==> flow/design.v <==
module dotp (
    input clk,
    input resetn,
    input start,
    output reg [31:0] D
);
localparam N = 8'd70;
reg [7:0] A[N-1:0];
reg [7:0] B[N-1:0];
integer i;
initial begin
    for (i = 0; i < N; i++) begin
        A[i] = i+1;
        B[i] = i+1;
    end
end
localparam sIDLE        = 2'b00;
localparam sSUM1        = 2'b01;
localparam sSUM2        = 2'b10;
localparam sSUM3        = 2'b11;
localparam P = 8'd8;
localparam M = 8'd8;
localparam K = 8'd6;
reg [1:0] state;
localparam IWIDTH = $clog2(M) + 1;
reg [IWIDTH-1:0] index;
reg [31:0] sum[P-1:0];
wire [31:0] S01 = sum[0] + sum[1];
wire [31:0] S23 = sum[2] + sum[3];
wire [31:0] S45 = sum[4] + sum[5];
wire [31:0] S67 = sum[6] + sum[7];
wire [31:0] S0 = S01 + S23;
wire [31:0] S1 = S45 + S67;
wire [31:0] S = S0 + S1;
always@(posedge clk) begin
    if (!resetn) begin
        D <= 32'd0;
        index <= 0;
        for (i = 0; i < P; i++) begin
            sum[i] <= 0;
        end 
        state <= sIDLE;
    end
    else begin
        case (state)
            sIDLE: begin
                index <= 0;
                for (i = 0; i < P; i++) begin
                    sum[i] <= 0;
                end 
                if (start)
                    state <= sSUM1; 
            end
            sSUM1: begin
                if (index < M) begin
                    for (i = 0; i < P; i++) begin
                        sum[i] <= sum[i] + A[i + index*P] * B[i + index*P];
                    end
                    index <= index + 1;
                end
                else begin
                    index <= 0;                    
                    state <= sSUM2; 
                end
            end
            sSUM2: begin
                D <= S;
                state <= sSUM3;
            end
            sSUM3: begin
                if (index < K) begin
                    D <= D + A[index + P*M] * B[index + P*M];
                    index <= index + 1;
                end
                else begin
                    state <= sIDLE;
                end
            end
            default: 
                state <= sIDLE;
        endcase
    end
end
endmodule
Reports on dotp
Tool output for the design above, in the order of the flow.
Line numbers count from 1 in the design file above.
Cell names lack the library's common part.
{ "design": {"design": "dotp", "clk_port": "clk", "lib": "sky130hd", "pvt_corner": "tt_025C_1v80"} }

Word-level counts
Yosys after proc, flatten, opt, wreduce and memory -nomap, before mapping. Print and check cells are not counted.
Memory sizes are those after Yosys's memory passes, which may raise the word count (mostly to a power of two), join words into wider ones and drop unused or constant bits.
{ "classes": {"n_addsub": 25, "multipliers": 9, "n_cmp": 2, "eq_ne": 8, "muxes": 29, "reduce_logical": 9} }
{ "ops": {"columns": ["cell", "n"], "rows": [
  ["multiplier 8 x 8 -> 16 bit", 9],
  ["case mux 32 bit (select 2 bit)", 9],
  ["adder 32 x 16 -> 32 bit", 9],
  ["2-to-1 mux 32 bit", 9],
  ["adder 32 bit", 7],
  ["adder 3 x 7 -> 7 bit with constant A", 4],
  ["2-to-1 mux 7 bit", 4],
  ["adder 2 x 7 -> 7 bit with constant A", 2],
  ["case mux 4 bit (select 3 bit)", 1],
  ["!= test 2 bit with constant B", 5],
  ["case mux 2 bit (select 4 bit)", 1],
  ["2-to-1 mux 4 bit", 2],
  ["adder 1 x 7 -> 7 bit with constant A", 1],
  ["adder 4 x 7 -> 7 bit with constant B", 1],
  ["AND reduction 2 bit", 3],
  ["2-to-1 mux 2 bit", 3],
  ["equality test 2 bit with constant B", 2],
  ["nonzero test 2 bit", 2],
  ["adder 4 x 1 -> 4 bit with constant B", 1],
  ["< comparator 4 x 3 -> 1 bit with constant B", 1],
  ["< comparator 4 bit with constant B", 1],
  ["AND reduction 4 bit", 1],
  ["nonzero test 4 bit", 1],
  ["nonzero test 3 bit", 1],
  ["equality test 2 x 1 -> 1 bit with constant B", 1],
  ["logical NOT 2 bit", 1]
]} }
{ "bits": {"regBits": 294, "rom_bits": 980, "clocked_rd_ports_x_width": 14, "mem_count": 2, "inputBits": 3, "output_inout_bits": 32, "word_cells": 95} }
{ "memory_table": {"columns": ["memory", "words", "width", "rd", "wr", "line", "source"], "rows": [
  ["A", 70, 7, 9, 0, 8, "reg [7:0] A[N-1:0];"],
  ["B", 70, 7, 9, 0, 9, "reg [7:0] B[N-1:0];"]
]} }

Longest topological paths
Depth = most cells in a row (Yosys ltp): at word level without a register or memory, in the mapped netlist without a sequential cell, where the memories' decode and read muxes count.
{ "logic_depth": {"ltp_word": 5, "ABC_AREA": 0, "mapped_depth": 28, "ltp_nobuf": 26} }

Synthesis result
Yosys stat after the flow's synthesis: flattened, memories mapped to cells. It holds for the ABC_AREA given above (unset counts as 0); a run with the other value may have another netlist.
The area totals of this step are shown rounded.
{ "synth_totals": {"cells": 3461, "synth_area_um2": 30100, "seq_area_um2": 5750, "ffs": 287, "buf_cells": 108} }
{ "by_type": {"columns": ["cell", "n", "type_area_um2"], "rows": [
  ["fa_1", 336, 6.73E+03],
  ["dfxtp_1", 287, 5745.51],
  ["ha_1", 359, 4.49E+03],
  ["inv_1", 658, 2.47E+03],
  ["nor2_1", 280, 1.05E+03],
  ["nand2_1", 200, 750.72],
  ["xnor2_1", 82, 718.189],
  ["a21oi_1", 135, 675.648],
  ["o21ai_0", 116, 580.557],
  ["a22oi_1", 74, 555.533],
  ["xor2_1", 60, 525.504],
  ["nand3_1", 88, 440.422],
  ["and3_1", 61, 381.616],
  ["a21o_1", 46, 345.331],
  ["clkbuf_1", 89, 334.07],
  ["and2_1", 41, 256.496],
  ["nand4_1", 40, 250.24],
  ["nor3_1", 50, 250.24]
]} }
Not listed: further types 65, cells in them 459.

Timing after synthesis
Path of least setup slack by OpenSTA after synthesis, without wires, with an ideal clock, recovery checks aside; 20% of the period is set as input and as output delay. Where synthesis merged equal registers, the netlist keeps one of their names.
{ "synth_timing": {"kind": "flip-flop to flip-flop", "from": "register index[3]", "to": "register D[28]", "period_ns": 8.32, "setup_time_ns": 0.136, "t_first_pin_ns": 0.000, "t_arrival_ns": 6.283, "required_ns": 8.184, "setup_slack_ns": 1.901, "path_delay_ns": 6.419, "driving_pins": 26, "path_buffers": 4, "period_less_setup_slack_ns": 6.419} }
"path_delay_ns" is the arrival time less input delay plus setup time.
"driving_pins" counts driving pins, that of a launching flip-flop among them; a cell with two outputs on the path counts twice.
"period_less_setup_slack_ns" = period - worst setup slack (recovery checks aside). The figure is calculated, with input and output delays left at 20% of the set period.
The rows between start and end are the longest chain of elaborated cells between them; the timing report does not say that the signal goes this way. Where chains are equally long, one stands for them.
A line is the first line of the expression or statement that the cell stems from. Yosys adds cells for indexed reads and writes and turns some case tables into memories.
A memory read counts as a cell of the chain, while the word-level depth stops at memories.
A register here has more assigning lines than the two given.
{ "synth_via": {"cell_sequence": "dfxtp_1 nor2b_1 inv_2 clkbuf_1 clkbuf_1 buf_1 nand2_1 ha_1 a21oi_1 nor2_1 fa_1 fa_1 fa_1 inv_1 fa_1 inv_1 ha_1 nor3_1 nor2_1 a31o_2 a31oi_1 or2_1 buf_2 o31a_1 o311ai_1 o211ai_1", "elab_chain_len": 6, "cells_between": 10, "lines_between": 5, "cone_classes": "2 x add/sub; 1 x mul; 1 x compare; 1 x eq/ne; 2 x mux; 1 x reduce/logical; 2 x memory"} }
{ "synth_rtl": {"columns": ["item", "line", "source"], "rows": [
  ["from (decl)", 26, "reg [IWIDTH-1:0] index;"],
  ["from (assign)", 59, "index <= index + 1;"],
  ["from (assign)", 73, "index <= index + 1;"],
  ["adder 4 x 7 -> 7 bit", 72, "D <= D + A[index + P*M] * B[index + P*M];"],
  ["memory (70 x 7 bit)", 8, "reg [7:0] A[N-1:0];"],
  ["multiplier 8 x 8 -> 16 bit", 72, null],
  ["adder 32 x 16 -> 32 bit", 72, null],
  ["2-to-1 mux 32 bit", 71, "if (index < K) begin"],
  ["case mux 32 bit (select 2 bit)", 45, "case (state)"],
  ["to (assign)", 37, "D <= 32'd0;"],
  ["to (assign)", 72, null],
  ["to (decl)", 5, "output reg [31:0] D"]
]} }

Timing after layout
Path of least setup slack in the final report of entry A (OpenROAD, finished layout, wires in). Where an end is a register, its clock arrival counts in the times.
{ "layout_timing": {"kind": "flip-flop to flip-flop", "from": "register state", "to": "register D[24]", "period_ns": 6.79, "setup_time_ns": 0.10, "t_first_pin_ns": 0.56, "t_arrival_ns": 6.69, "required_ns": 7.26, "setup_slack_ns": 0.56, "driving_pins": 24, "path_buffers": 0} }
Where an end lacks its bit number, it is one bit of the signal, or one of the new flip-flops if synthesis recoded a state register.
The rows between start and end are the longest chain of elaborated cells between them; the timing report does not say that the signal goes this way. Where chains are equally long, one stands for them.
A register here has more assigning lines than the two given.
{ "layout_via": {"cell_sequence": "dfxtp_1 nor2b_4 inv_2 nand2_1 ha_1 nand2_1 nand2_1 nand2_1 fa_1 inv_1 fa_1 inv_1 fa_1 fa_1 inv_1 ha_1 o211ai_1 o211ai_1 a31o_2 a31oi_1 or2_1 o311ai_0 o41ai_1 a21o_1", "elab_chain_len": 3, "cells_between": 6, "lines_between": 1, "cone_classes": "3 x eq/ne; 1 x mux; 2 x reduce/logical"} }
{ "layout_rtl": {"columns": ["item", "line", "source"], "rows": [
  ["from (decl)", 24, "reg [1:0] state;"],
  ["from (assign)", 42, "state <= sIDLE;"],
  ["from (assign)", 52, "state <= sSUM1;"],
  ["equality test 2 bit", 45, "case (state)"],
  ["nonzero test 2 bit", null, null],
  ["AND reduction 2 bit", null, null],
  ["to (assign)", 37, "D <= 32'd0;"],
  ["to (assign)", 72, "D <= D + A[index + P*M] * B[index + P*M];"],
  ["to (decl)", 5, "output reg [31:0] D"]
]} }

Hand-over note for dotp

Module dotp, platform sky130hd: 2 stored runs of the flow (Yosys, OpenROAD) with differing settings, in no particular order. Input and output delays are each 20% of the period that was set; the output load is 0.01 pF.
"achievedPeriod_ns" means the clock period less the worst setup slack. The figure is calculated, with input and output delays left at 20% of the set period.
"timing.worst_path_ns" = time allowed to the worst setup path (clock period - input delay - output delay, where it has them) - its slack; a late launch clock adds to it, a late capture clock takes from it.
"design_power_mw": no workload was simulated; the value follows from the tool's default switching activity.
The results are shown rounded.
[
  {
    "run": "entry A",
    "settings": { "period_ns": 6.79, "CORE_UTILIZATION": 58, "CAP_MARGIN": 20, "CORE_MARGIN": 2, "SLEW_MARGIN": 20 },
    "results": { "setup_tns_ns": 0.000, "design_power_mw": 5.09, "synthArea_um2": 30100, "fin_util_frac": 0.637, "hold_ws_ns": 0.476, "worstSetupSlack_ns": 0.564, "achievedPeriod_ns": 6.226, "timing.worst_path_ns": 6.23, "timing.worst_path_kind": "flip-flop to flip-flop", "die_footprint_um2": 53800, "final_cell_area_um2": 32700 }
  },
  {
    "run": "entry B",
    "settings": { "period_ns": 9.03, "CORE_UTILIZATION": 40, "PLACE_DENSITY_LB_ADDON": 0.02, "CORE_MARGIN": 7, "CELL_PAD_IN_SITES_GLOBAL_PLACEMENT": 0, "TNS_END_PERCENT": 50, "ABC_AREA": 1, "CTS_CLUSTER_SIZE": 95, "SLEW_MARGIN": 20, "CAP_MARGIN": 20 },
    "results": { "setup_tns_ns": 0.000, "design_power_mw": 4.27, "synthArea_um2": 32300, "fin_util_frac": 0.44, "hold_ws_ns": 0.468, "worstSetupSlack_ns": 2.06, "achievedPeriod_ns": 6.969, "timing.worst_path_ns": 6.97, "timing.worst_path_kind": "flip-flop to flip-flop", "die_footprint_um2": 89000, "final_cell_area_um2": 35400 }
  }
]

End of note.
