==> flow/design.v <==
`default_nettype none
module matmul #(parameter NROWS = 8'd4, parameter NCOLS = 8'd10) (
    input clk,
    input resetn,
    input start,
    output [31:0] c0,
    output [31:0] c1,
    output [31:0] c2,
    output [31:0] c3,
    output reg [31:0] D
);
reg [7:0] A[0:NROWS-1][0:NCOLS-1];
reg [7:0] B[0:NCOLS-1];
reg [31:0] C[0:NROWS-1];
assign c0 = C[0];
assign c1 = C[1];
assign c2 = C[2];
assign c3 = C[3];
integer i, j;
initial begin
    for (i = 0; i < NROWS; i = i+1) begin
        for (j = 0; j < NCOLS; j = j+1)
            A[i][j] = i + j;
    end
    for (i = 0; i < NCOLS; i++) begin
        B[i] = i;
    end
end
localparam sIDLE        = 3'b000;
localparam sSUM1        = 3'b001;
localparam sSUM2        = 3'b010;
localparam sSUM3        = 3'b011;
localparam sSUM4        = 3'b100;
localparam P = 8'd8;
localparam M = 8'd1;
localparam K = 8'd2;
reg [2:0] state;
reg [7:0] index;
reg [31:0] sum[0:P-1];
wire [31:0] S01 = sum[0] + sum[1];
wire [31:0] S23 = sum[2] + sum[3];
wire [31:0] S45 = sum[4] + sum[5];
wire [31:0] S67 = sum[6] + sum[7];
wire [31:0] S0 = S01 + S23;
wire [31:0] S1 = S45 + S67;
wire [31:0] S = S0 + S1;
reg [$clog2(NROWS): 0] row_index;
always@(posedge clk) begin
    if (!resetn) begin
        D <= 32'd0;
        index <= 0;
        for (i = 0; i < P; i++) begin
            sum[i] <= 0;
        end 
        row_index <= 0;
        state <= sIDLE;
    end
    else begin
        case (state)
            sIDLE: begin
                index <= 0;
                D <= 32'd0;
                for (i = 0; i < P; i=i+1) begin
                    sum[i] <= 0;
                end 
                row_index <= 0;
                if (start) begin
                    for (i = 0; i < NROWS; i=i+1) begin
                        C[i] <= 0;
                    end 
                    state <= sSUM1; 
                end
            end
            sSUM1: begin
                if (index < M) begin
                    for (i = 0; i < P; i++) begin
                        sum[i] <= sum[i] + A[row_index][i + index*P] * B[i + index*P];
                    end
                    index <= index + 1;
                end
                else begin
                    index <= 0;                    
                    state <= sSUM2; 
                end
            end
            sSUM2: begin
                D <= S;
                state <= sSUM3;
            end
            sSUM3: begin
                if (index < K) begin
                    D <= D + A[row_index][index + P*M] * B[index + P*M];
                    index <= index + 1;
                end
                else begin
                    state <= sSUM4;
                end
            end
            sSUM4: begin
                C[row_index] <= D;
                row_index <= row_index + 1;
                index <= 0;
                D <= 32'd0;
                for (i = 0; i < P; i=i+1) begin
                    sum[i] <= 0;
                end 
                if (row_index == (NROWS-1))
                    state <= sIDLE;
                else 
                    state <= sSUM1;
            end
            default: 
                state <= sIDLE;
        endcase
    end
end
endmodule
`default_nettype none
module top(
  input clk,
  output led    
);
reg [7:0] resetn_counter = 0;
wire resetn = &resetn_counter;
always @(posedge clk) 
begin
    if (!resetn)
    begin
        resetn_counter <= resetn_counter + 1;
    end
end
reg RL;
reg [22:0] counter;
always @ (posedge clk) begin 
    if (!resetn) begin
        counter <= 0;
    end
    else begin
        counter <= counter + 1;
        if(!counter)
            RL <= ~RL;
    end
end
wire [31:0] D;
matmul m1 (
    .clk(clk), 
    .resetn(resetn),
    .start(1'b1),
    .D(D)
);
assign led = &D;
endmodule
# Reports on top
# Tool output for the design above, in the order of the flow.
# Lines are those of the file above, counted from 1.
# Operators carry their Yosys type and port widths (W data, S select, Z words).
# Not given: --
# setup
design,top
clock_port,clk
lib,sky130hd
corner,tt_025C_1v80

# After elaboration
# Source: Yosys, flattened and elaborated. Widths are those after wreduce. Print and check cells do not count.
# Memory sizes are those after Yosys's memory passes, which may raise the word count (mostly to a power of two), join words into wider ones and drop unused or constant bits.
# classes
bitwise,0
shift,0
equal,9
reduce_logical,12
n_mux,28
cmp,2
n_div,0
add_sub_neg,37
multipliers,10
# ops
operator,count
$mul A8 B8 Y16,9
$add A32 B32 Y32,16
$pmux W32 S2,8
$mux W32,9
$pmux W32 S3,1
$add A6 B6 Y6,9
$reduce_and A32 Y1,1
$add A3 B6 Y6 const A,4
$pmux W8 S3,1
$add A8 B1 Y8 const B,2
$mux W8,2
$mul A3 B3 Y5 const B,1
$pmux W3 S5,1
$add A2 B6 Y6 const A,2
$eq A3 B2 Y1 const B,3
$reduce_and A2 Y1,4
$lt A8 B1 Y1 const B,1
$lt A8 B2 Y1 const B,1
$reduce_and A8 Y1,1
$mux W4,2
$add A1 B6 Y6 const A,1
$reduce_bool A3 Y1,2
$add A6 B4 Y6 const B,1
$pmux W3 S2,1
$mux W3,2
$ne A2 B1 Y1 const B,2
$ne A2 B2 Y1 const B,2
$reduce_bool A2 Y1,2
# Other operator kinds: 7; their cells: 7.
# word_totals
mem_bits_ro,200
ramBits,0
clocked_rd_ports_x_width,4
regBits,310
memories,2
elab_cells,113
input_bits,1
latchBits,0
# memory_table
memory,words,width,read_ports,write_ports,line,rtl
m1.A,40,4,9,0,12,reg [7:0] A[0:NROWS-1][0:NCOLS-1];
m1.B,10,4,9,0,13,reg [7:0] B[0:NCOLS-1];

# Depth
# Yosys ltp: most cells in a row. Word level: on the elaborated netlist, between registers, memories and ports. Mapped: between sequential cells and ports; inverters and the memories' decode and read muxes count.
# logic_depth
ltp_word,6
abc_area,0
ltp_mapped,37
mapped_depth_nobuf,35

# Synthesis result
# The flow's flattened synthesis, as Yosys stat reports it; memories are mapped. The netlist is that of the ABC_AREA named above (0 if unset); the other value can give another one.
# Totals and module areas in this step are rounded.
# by_type
cell,count,area_total_um2
sky130_fd_sc_hd__dfxtp_1,298,5.97E+03
sky130_fd_sc_hd__fa_1,205,4.1E+03
sky130_fd_sc_hd__ha_1,196,2.45E+03
sky130_fd_sc_hd__nor2_1,349,1.31E+03
sky130_fd_sc_hd__xnor2_1,137,1.2E+03
sky130_fd_sc_hd__inv_1,301,1.13E+03
sky130_fd_sc_hd__xor2_1,129,1.13E+03
sky130_fd_sc_hd__a21oi_1,170,850.816
sky130_fd_sc_hd__nand2_1,208,780.749
sky130_fd_sc_hd__o21ai_0,112,560.538
sky130_fd_sc_hd__nand3_1,102,510.49
sky130_fd_sc_hd__clkbuf_1,79,296.534
sky130_fd_sc_hd__or3_1,45,281.52
sky130_fd_sc_hd__and3_1,43,269.008
sky130_fd_sc_hd__edfxtp_1,8,240.23
sky130_fd_sc_hd__nand4_1,38,237.728
sky130_fd_sc_hd__a21o_1,31,232.723
sky130_fd_sc_hd__nor3_1,43,215.206
# Other cell types: 59; their cells: 333.
# mapped
ffs,306
yosys_area_um2,24300
n_buf,87
seqArea_um2,6210
stdcells,2827
# By module: a second synthesis without flattening, with its own total; a netlist apart from the flattened one above.
# unflattened
cells_unflattened,3020
area_unflattened_um2,29000
# Each row is one instance without its submodules.
# modules
module,instances,mod_area_um2,cells
matmul,1,28600,2982
top,1,433,38

# Timing after synthesis
# Source: OpenSTA report_checks on the synthesized netlist (no wires, ideal clock, input and output delay 20% of the period each), path of least setup slack; recovery checks are left aside. Register names are those of the netlist, which keeps one name where synthesis merged equal registers.
# synth_path
kind,reg-to-reg
startpoint,reg m1.row_index[0]
endpoint,reg m1.D[27]
stages,35
delay_ns,6.888
slack_ns,5.213
tclk_ns,12.1
arrival_ns,6.760
period_less_setup_slack_ns,6.887
# "delay_ns" = arrival - input delay + setup time.
# "stages" counts driving pins, that of a launching flip-flop among them; a cell with two outputs on the path counts twice.
# "period_less_setup_slack_ns" = period - worst setup slack (recovery checks aside). The figure is calculated, with input and output delays left at 20% of the set period.
# The rows between start and end are the longest chain of elaborated cells between them; the timing report does not say that the signal goes this way. Where chains are equally long, one stands for them.
# A line is the first line of the expression or statement that the cell stems from. Yosys adds cells for indexed reads and writes and turns some case tables into memories.
# The chain passes a memory read, where the word-level depth is cut; so it can be longer than that depth.
# A register here has more assigning lines than the two given.
# synth_between
cell_sequence,sky130_fd_sc_hd__dfxtp_1 sky130_fd_sc_hd__ha_1 sky130_fd_sc_hd__ha_1 sky130_fd_sc_hd__ha_1 sky130_fd_sc_hd__clkbuf_1 sky130_fd_sc_hd__xor2_1 sky130_fd_sc_hd__a21oi_1 sky130_fd_sc_hd__a21oi_1 sky130_fd_sc_hd__a32o_1 sky130_fd_sc_hd__o21a_1 sky130_fd_sc_hd__o21bai_1 sky130_fd_sc_hd__nor2_1 sky130_fd_sc_hd__ha_1 sky130_fd_sc_hd__ha_1 sky130_fd_sc_hd__ha_1 sky130_fd_sc_hd__inv_1 sky130_fd_sc_hd__fa_1 sky130_fd_sc_hd__inv_1 sky130_fd_sc_hd__ha_1 sky130_fd_sc_hd__a21o_1 sky130_fd_sc_hd__a21oi_1 sky130_fd_sc_hd__nor2b_1 sky130_fd_sc_hd__o21ai_0 sky130_fd_sc_hd__nand2b_1 sky130_fd_sc_hd__ha_1 sky130_fd_sc_hd__nand2_1 sky130_fd_sc_hd__a211oi_1 sky130_fd_sc_hd__a221oi_1 sky130_fd_sc_hd__nor2b_1 sky130_fd_sc_hd__clkbuf_1 sky130_fd_sc_hd__nand2_1 sky130_fd_sc_hd__nand3_1 sky130_fd_sc_hd__o31ai_1 sky130_fd_sc_hd__a221oi_1 sky130_fd_sc_hd__nor2_1
elab_chain_cells,7
cells_between,7
classes_between,2 x add/sub; 2 x mul; 2 x mux; 1 x memory
# synth_lines
element,line,rtl
"start, declared",47,reg [$clog2(NROWS): 0] row_index;
"start, assigned",55,row_index <= 0;
"start, assigned",101,row_index <= row_index + 1;
$mul A3 B3 Y5,92,D <= D + A[row_index][index + P*M] * B[index + P*M];
$add A6 B6 Y6,92,
$mem_v2 Z40 W4,12,reg [7:0] A[0:NROWS-1][0:NCOLS-1];
$mul A8 B8 Y16,92,
$add A32 B32 Y32,92,
$mux W32,91,if (index < K) begin
$pmux W32 S3,59,case (state)
"end, assigned",62,D <= 32'd0;
"end, assigned",92,
"end, declared",10,output reg [31:0] D

# Path in the finished layout
# Path of least setup slack in the final report of run A (OpenROAD, finished layout, wires in). Where an end is a register, its clock arrival counts in the times.
# layout_path
kind,reg-to-reg
startpoint,reg m1.index[4]
endpoint,reg m1.D[29]
tclk_ns,8.76
arrival_ns,7.29
slack_ns,1.97
stages,34
# The rows between start and end are the longest chain of elaborated cells between them; the timing report does not say that the signal goes this way. Where chains are equally long, one stands for them.
# The chain passes a memory read, where the word-level depth is cut; so it can be longer than that depth.
# A register here has more assigning lines than the two given.
# layout_between
cell_sequence,sky130_fd_sc_hd__dfxtp_4 sky130_fd_sc_hd__nor4_4 sky130_fd_sc_hd__nand4_1 sky130_fd_sc_hd__clkbuf_8 sky130_fd_sc_hd__nand2_4 sky130_fd_sc_hd__o21ai_4 sky130_fd_sc_hd__ha_4 sky130_fd_sc_hd__inv_4 sky130_fd_sc_hd__a221o_1 sky130_fd_sc_hd__a32o_2 sky130_fd_sc_hd__o21a_2 sky130_fd_sc_hd__o21bai_4 sky130_fd_sc_hd__nor2_1 sky130_fd_sc_hd__ha_2 sky130_fd_sc_hd__ha_4 sky130_fd_sc_hd__inv_2 sky130_fd_sc_hd__fa_1 sky130_fd_sc_hd__inv_2 sky130_fd_sc_hd__ha_4 sky130_fd_sc_hd__fa_2 sky130_fd_sc_hd__a21o_1 sky130_fd_sc_hd__a21oi_2 sky130_fd_sc_hd__xnor2_2 sky130_fd_sc_hd__ha_1 sky130_fd_sc_hd__nand2_2 sky130_fd_sc_hd__a211oi_2 sky130_fd_sc_hd__a221oi_2 sky130_fd_sc_hd__buf_4 sky130_fd_sc_hd__nor2b_4 sky130_fd_sc_hd__buf_4 sky130_fd_sc_hd__nand4_1 sky130_fd_sc_hd__or3_1 sky130_fd_sc_hd__o21a_1 sky130_fd_sc_hd__o22ai_1
elab_chain_cells,7
cells_between,10
classes_between,3 x add/sub; 1 x mul; 1 x compare; 1 x eq/ne; 2 x mux; 1 x reduce/logical; 1 x memory
# layout_lines
element,line,rtl
"start, declared",38,reg [7:0] index;
"start, assigned",79,index <= index + 1;
"start, assigned",93,index <= index + 1;
$add A6 B4 Y6,92,D <= D + A[row_index][index + P*M] * B[index + P*M];
$add A6 B6 Y6,92,
$mem_v2 Z40 W4,12,reg [7:0] A[0:NROWS-1][0:NCOLS-1];
$mul A8 B8 Y16,92,
$add A32 B32 Y32,92,
$mux W32,91,if (index < K) begin
$pmux W32 S3,59,case (state)
"end, assigned",62,D <= 32'd0;
"end, assigned",92,
"end, declared",10,output reg [31:0] D

Ticket comment

top through Yosys and OpenROAD on sky130hd: 2 stored runs, unordered, with their settings and measured results. The constraints put input and output delay at 20% of the set period each and load the outputs with 0.01 pF.
"clock_period_reached_ns" means the clock period less the worst setup slack. The figure is calculated, with input and output delays left at 20% of the set period.
"worstPathTime_ns" means the part of the period allowed to the worst setup path (the constraints hold back 20% at inputs and 20% at outputs) less its slack; where the path has registers, the arrival times of their clocks count too.
By "fin_power_mw" is meant OpenSTA's value without simulated activity: inputs other than the clock are taken to toggle once in ten clock periods, and the tool carries that through the logic.
Measured values are rounded.

Run A, flow files:
==> flow/run.sh <==
#!/bin/bash
# the make line also repeats the synthesis and layout settings of config.mk as NAME=value (left out here)
make -C /OpenROAD-flow-scripts/flow DESIGN_CONFIG=/design/flow/config.mk WORK_HOME=/design/flow/orfs CLKGATE_MAP_FILE= finish
==> flow/config.mk <==
export PLATFORM = sky130hd
export DESIGN_NAME = top
export DESIGN_NICKNAME = top
export VERILOG_FILES = /design/flow/design.v
export SDC_FILE = /design/flow/constraint.sdc
export NUM_CORES = 4
export LEC_CHECK = 0
export CAP_MARGIN = 20
export CELL_PAD_IN_SITES_GLOBAL_PLACEMENT = 0
export CORE_MARGIN = 2
export CORE_UTILIZATION = 16
export GPL_TIMING_DRIVEN = 0
export MIN_ROUTING_LAYER = met1
export PLACE_DENSITY_LB_ADDON = 0.16
export SETUP_SLACK_MARGIN = 1.75
export SLEW_MARGIN = 15
export TNS_END_PERCENT = 65
==> flow/constraint.sdc <==
create_clock -name core_clock -period 8.76 [get_ports {clk}]
set_input_delay 1.7520 -clock core_clock [delete_from_list [all_inputs] [get_ports {clk}]]
set_output_delay 1.7520 -clock core_clock [all_outputs]
set_load 0.01 [all_outputs]

==> results of run A, as CSV <==
result,value
synthArea_um2,24300
total_die_area_um2,155000
final_cell_area_um2,29400
fin_util_pct,19.6
fin_ws_ns,1.97
final_setup_tns_ns,0.000
hold_ws_ns,0.478
fin_power_mw,3.13
clock_period_reached_ns,6.788
worstPathTime_ns,6.79
path_kind,"reg-to-reg"

Run B, flow files:
==> flow/run.sh <==
#!/bin/bash
# the make line also repeats the synthesis and layout settings of config.mk as NAME=value (left out here)
make -C /OpenROAD-flow-scripts/flow DESIGN_CONFIG=/design/flow/config.mk WORK_HOME=/design/flow/orfs CLKGATE_MAP_FILE= finish
==> flow/config.mk <==
export PLATFORM = sky130hd
export DESIGN_NAME = top
export DESIGN_NICKNAME = top
export VERILOG_FILES = /design/flow/design.v
export SDC_FILE = /design/flow/constraint.sdc
export NUM_CORES = 4
export LEC_CHECK = 0
export CAP_MARGIN = 30
export CORE_MARGIN = 3
export CORE_UTILIZATION = 28
export CTS_CLUSTER_SIZE = 25
export MAX_ROUTING_LAYER = met4
export PLACE_DENSITY_LB_ADDON = 0.11
export SLEW_MARGIN = 10
==> flow/constraint.sdc <==
create_clock -name core_clock -period 10.4 [get_ports {clk}]
set_input_delay 2.0800 -clock core_clock [delete_from_list [all_inputs] [get_ports {clk}]]
set_output_delay 2.0800 -clock core_clock [all_outputs]
set_load 0.01 [all_outputs]

==> results of run B, as CSV <==
result,value
synthArea_um2,24300
total_die_area_um2,90300
final_cell_area_um2,26900
fin_util_pct,31.5
fin_ws_ns,2.23
final_setup_tns_ns,0.000
hold_ws_ns,0.479
fin_power_mw,2.63
clock_period_reached_ns,8.165
worstPathTime_ns,8.17
path_kind,"reg-to-reg"
